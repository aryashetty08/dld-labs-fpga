==> flow/design.v <==
module ALU(
    input logic[31:0] SrcA,
    input logic[31:0] SrcB,
    input logic[2:0] ALUControl,
    output logic[31:0] ALUResult
);
    parameter ADD = 3'b010;   
    parameter SUB = 3'b110;   
    always_comb begin
        case (ALUControl)
            ADD: ALUResult = SrcA + SrcB;
            SUB: ALUResult = SrcA - SrcB;
            default: ALUResult = 32'b0;
        endcase
    end
endmodule
module display(
    input logic[31:0] data_in,
    output logic[6:0] segments
);
    always_comb begin
        case(data_in[3:0])   
            4'h0: segments = 7'b1000000;   
            4'h1: segments = 7'b1111001;   
            4'h2: segments = 7'b0100100;   
            4'h3: segments = 7'b0110000;   
            4'h4: segments = 7'b0011001;   
            4'h5: segments = 7'b0010010;   
            4'h6: segments = 7'b0000010;   
            4'h7: segments = 7'b1111000;   
            4'h8: segments = 7'b0000000;   
            4'h9: segments = 7'b0010000;   
            4'hA: segments = 7'b0001000;   
            4'hB: segments = 7'b0000011;   
            4'hC: segments = 7'b1000110;   
            4'hD: segments = 7'b0100001;   
            4'hE: segments = 7'b0000110;   
            4'hF: segments = 7'b0001110;   
            default: segments = 7'b1111111;
        endcase
    end
endmodule
module register_file(
    input logic clk, rst,
    input logic[4:0] A1, A2, A3,  
    input logic[31:0] WD3,        
    input logic WE3,              
    output logic[31:0] RD1, RD2,  
    output logic[31:0] prode      
);
    logic[31:0] rf_regs[31:0];
    integer i;
    assign RD1 = rf_regs[A1];
    assign RD2 = rf_regs[A2];
    assign prode = rf_regs[1];    
    always_ff @(posedge clk or posedge rst) begin
        if (rst) begin
            for (i = 0; i < 32; i = i + 1) begin
                rf_regs[i] <= i;
            end
        end
        else begin
            if (WE3) begin
                rf_regs[A3] <= WD3;
            end
        end
    end
endmodule
module top(
input logic clk, rst,
input logic[1:0] sw,  
output logic[31:0] ALUResult,  
output logic[31:0] RD1, RD2,  
output logic[31:0] prode_register_file,  
output logic[6:0] display_led  
);
logic[31:0] inst_0 = 32'b0;
logic[31:0] inst_1 = 32'b100100_00101_00010_00001_0000_0000_000; 
logic[31:0] inst_2 = 32'b101100_00101_00011_00001_0000_0000_000; 
logic[31:0] inst_ex;
assign inst_ex = (sw==1)? inst_1:(sw==2)? inst_2: inst_0;
register_file r_f(.clk(clk),.rst(rst),
.A1(inst_ex[25:21]),.A2(inst_ex[20:16]),.A3(inst_ex[15:11]),
.WD3(ALUResult),
.WE3(1),
.RD1(RD1),
.RD2(RD2),
.prode(prode_register_file)
);
ALU t1(
.SrcA(RD1),
.SrcB(RD2),
.ALUControl(inst_ex[29:27]),
.ALUResult(ALUResult)
);
display t2(.data_in(prode_register_file), 
.segments(display_led));
endmodule
# From RTL to reports: top
# What the tools print for top, step after step.
# Line numbers count from 1 in the design file above.
# Operators carry their Yosys type and port widths (W data, S select, Z words).
# Library cell names are shortened.
# The mark - stands for no value.
# design
top_module	top
clock_port	clk
cell_library	sky130hd
pvt_corner	tt_025C_1v80

# Word-level counts
# Source: Yosys, flattened and elaborated. Widths are those after wreduce. Registers that Yosys merges into a memory's read port (data or address) are not register bits. Print and check cells do not count. Equal cells are merged and count once.
# Memory sizes are those after Yosys's memory passes, which may raise the word count (mostly to a power of two), join words into wider ones and drop unused or constant bits.
# op_classes
n_addsub	2
eq_ne	97
mux	5
n_reduce_logical	3
# op_table
cell	n
$pmux W32 S32	2
$eq A5 B5 Y1 const B	48
$eq A5 B4 Y1 const B	24
$pmux W32 S2	1
$eq A5 B3 Y1 const B	12
$mux W30	2
$add A32 B32 Y32	1
$sub A32 B32 Y32	1
$eq A5 B2 Y1 const B	6
$eq A5 B1 Y1 const B	3
$logic_not A5 Y1	3
$eq A3 B2 Y1 const B	1
$eq A3 B3 Y1 const B	1
$eq A2 B1 Y1 const B	1
$eq A2 B2 Y1 const B	1
# word_totals
register_bits	1024
mem_bits_ro	112
n_memories	1
inputBits	4
# memory_table
name	size	width	read_ports	wr	line_no	rtl
(no name shown)	16	7	1	0	22	case(data_in[3:0])

# Depth
# Depth = most cells in a row (Yosys ltp): at word level without a register or memory, in the mapped netlist without a sequential cell, where the memories' decode and read muxes count.
# depth
depth_word	7
ABC_AREA	0
mapped_depth	25
depth_no_buf	21

# Synthesis result
# Yosys stat after the flow's synthesis: flattened, memories mapped to cells. It holds for the ABC_AREA given above (unset counts as 0); a run with the other value may have another netlist.
# Totals and module areas in this step are rounded.
# types
cell_type	n
dfrtp_1	63
ha_1	40
and2_1	52
xnor2_1	35
a21o_1	37
a21oi_1	55
nor2_1	67
nor2b_1	40
nand2_1	46
o21ai_0	31
xor2_1	12
clkbuf_1	26
inv_1	25
nand2b_1	13
nor3_1	15
a31oi_1	8
mux2i_1	5
mux2_2	4
# Other cell types: 42; their cells: 94.
# synth_totals
cell_count	668
area_um2	5400
sequential_area_um2	1600
ffs	64
# The figures by module come from a second, unflattened synthesis with its own total; it is not the netlist above.
# unflattened
cells_unflattened	4843
hier_area_um2	54000
# Rows give one instance, submodules left out.
# modules
module	instances	n_cells	area_um2
register_file	1	4395	51000
ALU	1	411	2700
display	1	32	280
top	1	5	28

# Worst setup path after synthesis
# Path of least setup slack by OpenSTA after synthesis, without wires, with an ideal clock, recovery checks aside; 20% of the period is set as input and as output delay. Where synthesis merged equal registers, the netlist keeps one of their names.
# synth_path
path_type	input port to output port
from	input port sw[0]
to	output port ALUResult[22]
period_ns	9.05
input_delay_ns	1.810
output_delay_ns	1.810
t_arrival_ns	6.030
path_slack_ns	1.210
path_delay_ns	4.220
path_stages	20
n_path_buf	3
period_less_setup_slack_ns	7.84
# "path_delay_ns" = arrival - input delay + setup time.
# A path that ends at an output port has no setup time.
# "path_stages" counts driving pins, that of a launching flip-flop among them; a cell with two outputs on the path counts twice.
# "period_less_setup_slack_ns" is the clock period less the worst setup slack; recovery checks do not enter. This is arithmetic on one report: input and output delays are still those of the set period (20% each).
# Between the ends stands the longest chain of elaborated cells between them, by number of cells; it is not shown to be the way that was timed. Of several equally long chains one is given.
# A line is the first line of the expression or statement that the cell stems from. Yosys adds cells for indexed reads and writes and turns some case tables into memories.
# synth_between
path_cell_list	inv_1 ha_1 buf_4 clkbuf_1 clkbuf_1 o21ai_0 inv_1 ha_1 nor2_1 a21oi_1 fa_1 nor2b_1 o211ai_1 a21oi_1 o211ai_1 a311o_1 a211oi_1 o21a_1 nor3_1 nor3_1
elab_chain_len	7
cells_between	75
cone_lines	6
cone_classes	add/sub: 2; eq/ne: 66; mux: 5; reduce/logical: 2
# synth_lines
element	line_no	rtl
start, declared	71	input logic[1:0] sw,
$eq A2 B2 Y1	81	assign inst_ex = (sw==1)? inst_1:(sw==2)? inst_2: inst_0;
$mux W30 (2 in a row)	81
$eq A5 B5 Y1	54	assign RD2 = rf_regs[A2];
$pmux W32 S32	54
$sub A32 B32 Y32	12	SUB: ALUResult = SrcA - SrcB;
$pmux W32 S2	10	case (ALUControl)
end, declared	72	output logic[31:0] ALUResult,
# Nets of the timed path that keep an RTL name, with a line that drives or declares them; the list need not be complete.
# synth_nets
net	line_no
RD2[0]	54

# Path in the finished layout
# From the final timing report of stored run 1: the path of least setup slack in the routed layout; clock arrival at registers is part of the times.
# layout_path
path_type	input port to output port
from	input port sw[0]
to	output port ALUResult[24]
period_ns	6.52
input_delay_ns	1.30
output_delay_ns	1.30
t_arrival_ns	5.05
path_slack_ns	0.16
path_stages	23
n_path_buf	8
# Between the ends stands the longest chain of elaborated cells between them, by number of cells; it is not shown to be the way that was timed. Of several equally long chains one is given.
# layout_between
path_cell_list	dlygate4sd2_1 inv_2 ha_4 nand2b_4 buf_4 buf_4 nor3_2 buf_4 a21oi_1 nand2_1 a32oi_2 ha_1 buf_4 a21o_1 o211ai_1 buf_4 a311oi_4 o21ai_1 or3b_4 xnor2_2 buf_4 nor2_2 buf_2
elab_chain_len	7
cells_between	75
cone_lines	6
cone_classes	add/sub: 2; eq/ne: 66; mux: 5; reduce/logical: 2
# layout_lines
element	line_no	rtl
start, declared	71	input logic[1:0] sw,
$eq A2 B2 Y1	81	assign inst_ex = (sw==1)? inst_1:(sw==2)? inst_2: inst_0;
$mux W30 (2 in a row)	81
$eq A5 B5 Y1	53	assign RD1 = rf_regs[A1];
$pmux W32 S32	53
$sub A32 B32 Y32	12	SUB: ALUResult = SrcA - SrcB;
$pmux W32 S2	10	case (ALUControl)
end, declared	72	output logic[31:0] ALUResult,

# Flow runs of top

Measured data: module top, platform sky130hd, 2 stored runs of the flow under differing settings, order arbitrary. Input and output delays are each 20% of the period that was set; the output load is 0.01 pF.
"achieved_period_ns" means the clock period less the worst setup slack. The figure is calculated, with input and output delays left at 20% of the set period.
By "timing.worst_path_ns" is meant the share of the clock period that the worst setup path is allowed (20% is reserved at inputs, 20% at outputs), minus its slack. Clock arrival times at its registers enter into it.
"power_uw" rests on the timing tool's default activity at the inputs, not on a simulated workload.
Values from the reports are rounded here.

Stored run 1, flow files:
==> flow/run.sh <==
#!/bin/bash
# the make line also repeats the synthesis and layout settings of config.mk as NAME=value (left out here)
make -C /OpenROAD-flow-scripts/flow DESIGN_CONFIG=/design/flow/config.mk WORK_HOME=/design/flow/orfs CLKGATE_MAP_FILE= finish
==> flow/config.mk <==
export PLATFORM = sky130hd
export DESIGN_NAME = top
export DESIGN_NICKNAME = top
export VERILOG_FILES = /design/flow/design.v
export SDC_FILE = /design/flow/constraint.sdc
export NUM_CORES = 4
export LEC_CHECK = 0
export CAP_MARGIN = 20
export CORE_ASPECT_RATIO = 0.72
export CORE_MARGIN = 8
export CORE_UTILIZATION = 16
export GPL_TIMING_DRIVEN = 1
export MIN_ROUTING_LAYER = met1
export PLACE_DENSITY_LB_ADDON = 0.27
export SLEW_MARGIN = 0
==> flow/constraint.sdc <==
create_clock -name core_clock -period 6.52 [get_ports {clk}]
set_input_delay 1.3040 -clock core_clock [delete_from_list [all_inputs] [get_ports {clk}]]
set_output_delay 1.3040 -clock core_clock [all_outputs]
set_load 0.01 [all_outputs]

==> results of stored run 1, as CSV <==
result,value
power_uw,1600
finalCellArea_um2,9200
achieved_period_ns,6.356
timing.worst_path_ns,3.75
critical_path_type,"input port to output port"
ws_setup_ns,0.16
ys_area_um2,5400
tns_setup_ns,0.000
timing.hold.ws_ns,0.48
die_area_um2,40000
utilization_pct,27

Stored run 2, flow files:
==> flow/run.sh <==
#!/bin/bash
# the make line also repeats the synthesis and layout settings of config.mk as NAME=value (left out here)
make -C /OpenROAD-flow-scripts/flow DESIGN_CONFIG=/design/flow/config.mk WORK_HOME=/design/flow/orfs CLKGATE_MAP_FILE= finish
==> flow/config.mk <==
export PLATFORM = sky130hd
export DESIGN_NAME = top
export DESIGN_NICKNAME = top
export VERILOG_FILES = /design/flow/design.v
export SDC_FILE = /design/flow/constraint.sdc
export NUM_CORES = 4
export LEC_CHECK = 0
export CAP_MARGIN = 35
export CORE_ASPECT_RATIO = 1.9
export CORE_MARGIN = 9
export CORE_UTILIZATION = 21
export GPL_ROUTABILITY_DRIVEN = 1
export MAX_ROUTING_LAYER = met5
export MIN_ROUTING_LAYER = met1
export PLACE_DENSITY_LB_ADDON = 0.09
export SETUP_SLACK_MARGIN = -0.4
export SLEW_MARGIN = 10
export TNS_END_PERCENT = 10
==> flow/constraint.sdc <==
create_clock -name core_clock -period 8.68 [get_ports {clk}]
set_input_delay 1.7360 -clock core_clock [delete_from_list [all_inputs] [get_ports {clk}]]
set_output_delay 1.7360 -clock core_clock [all_outputs]
set_load 0.01 [all_outputs]

==> results of stored run 2, as CSV <==
result,value
power_uw,1200
finalCellArea_um2,7600
achieved_period_ns,8.262
timing.worst_path_ns,4.79
critical_path_type,"input port to output port"
ws_setup_ns,0.42
ys_area_um2,5400
tns_setup_ns,0.000
timing.hold.ws_ns,0.48
die_area_um2,32000
utilization_pct,30
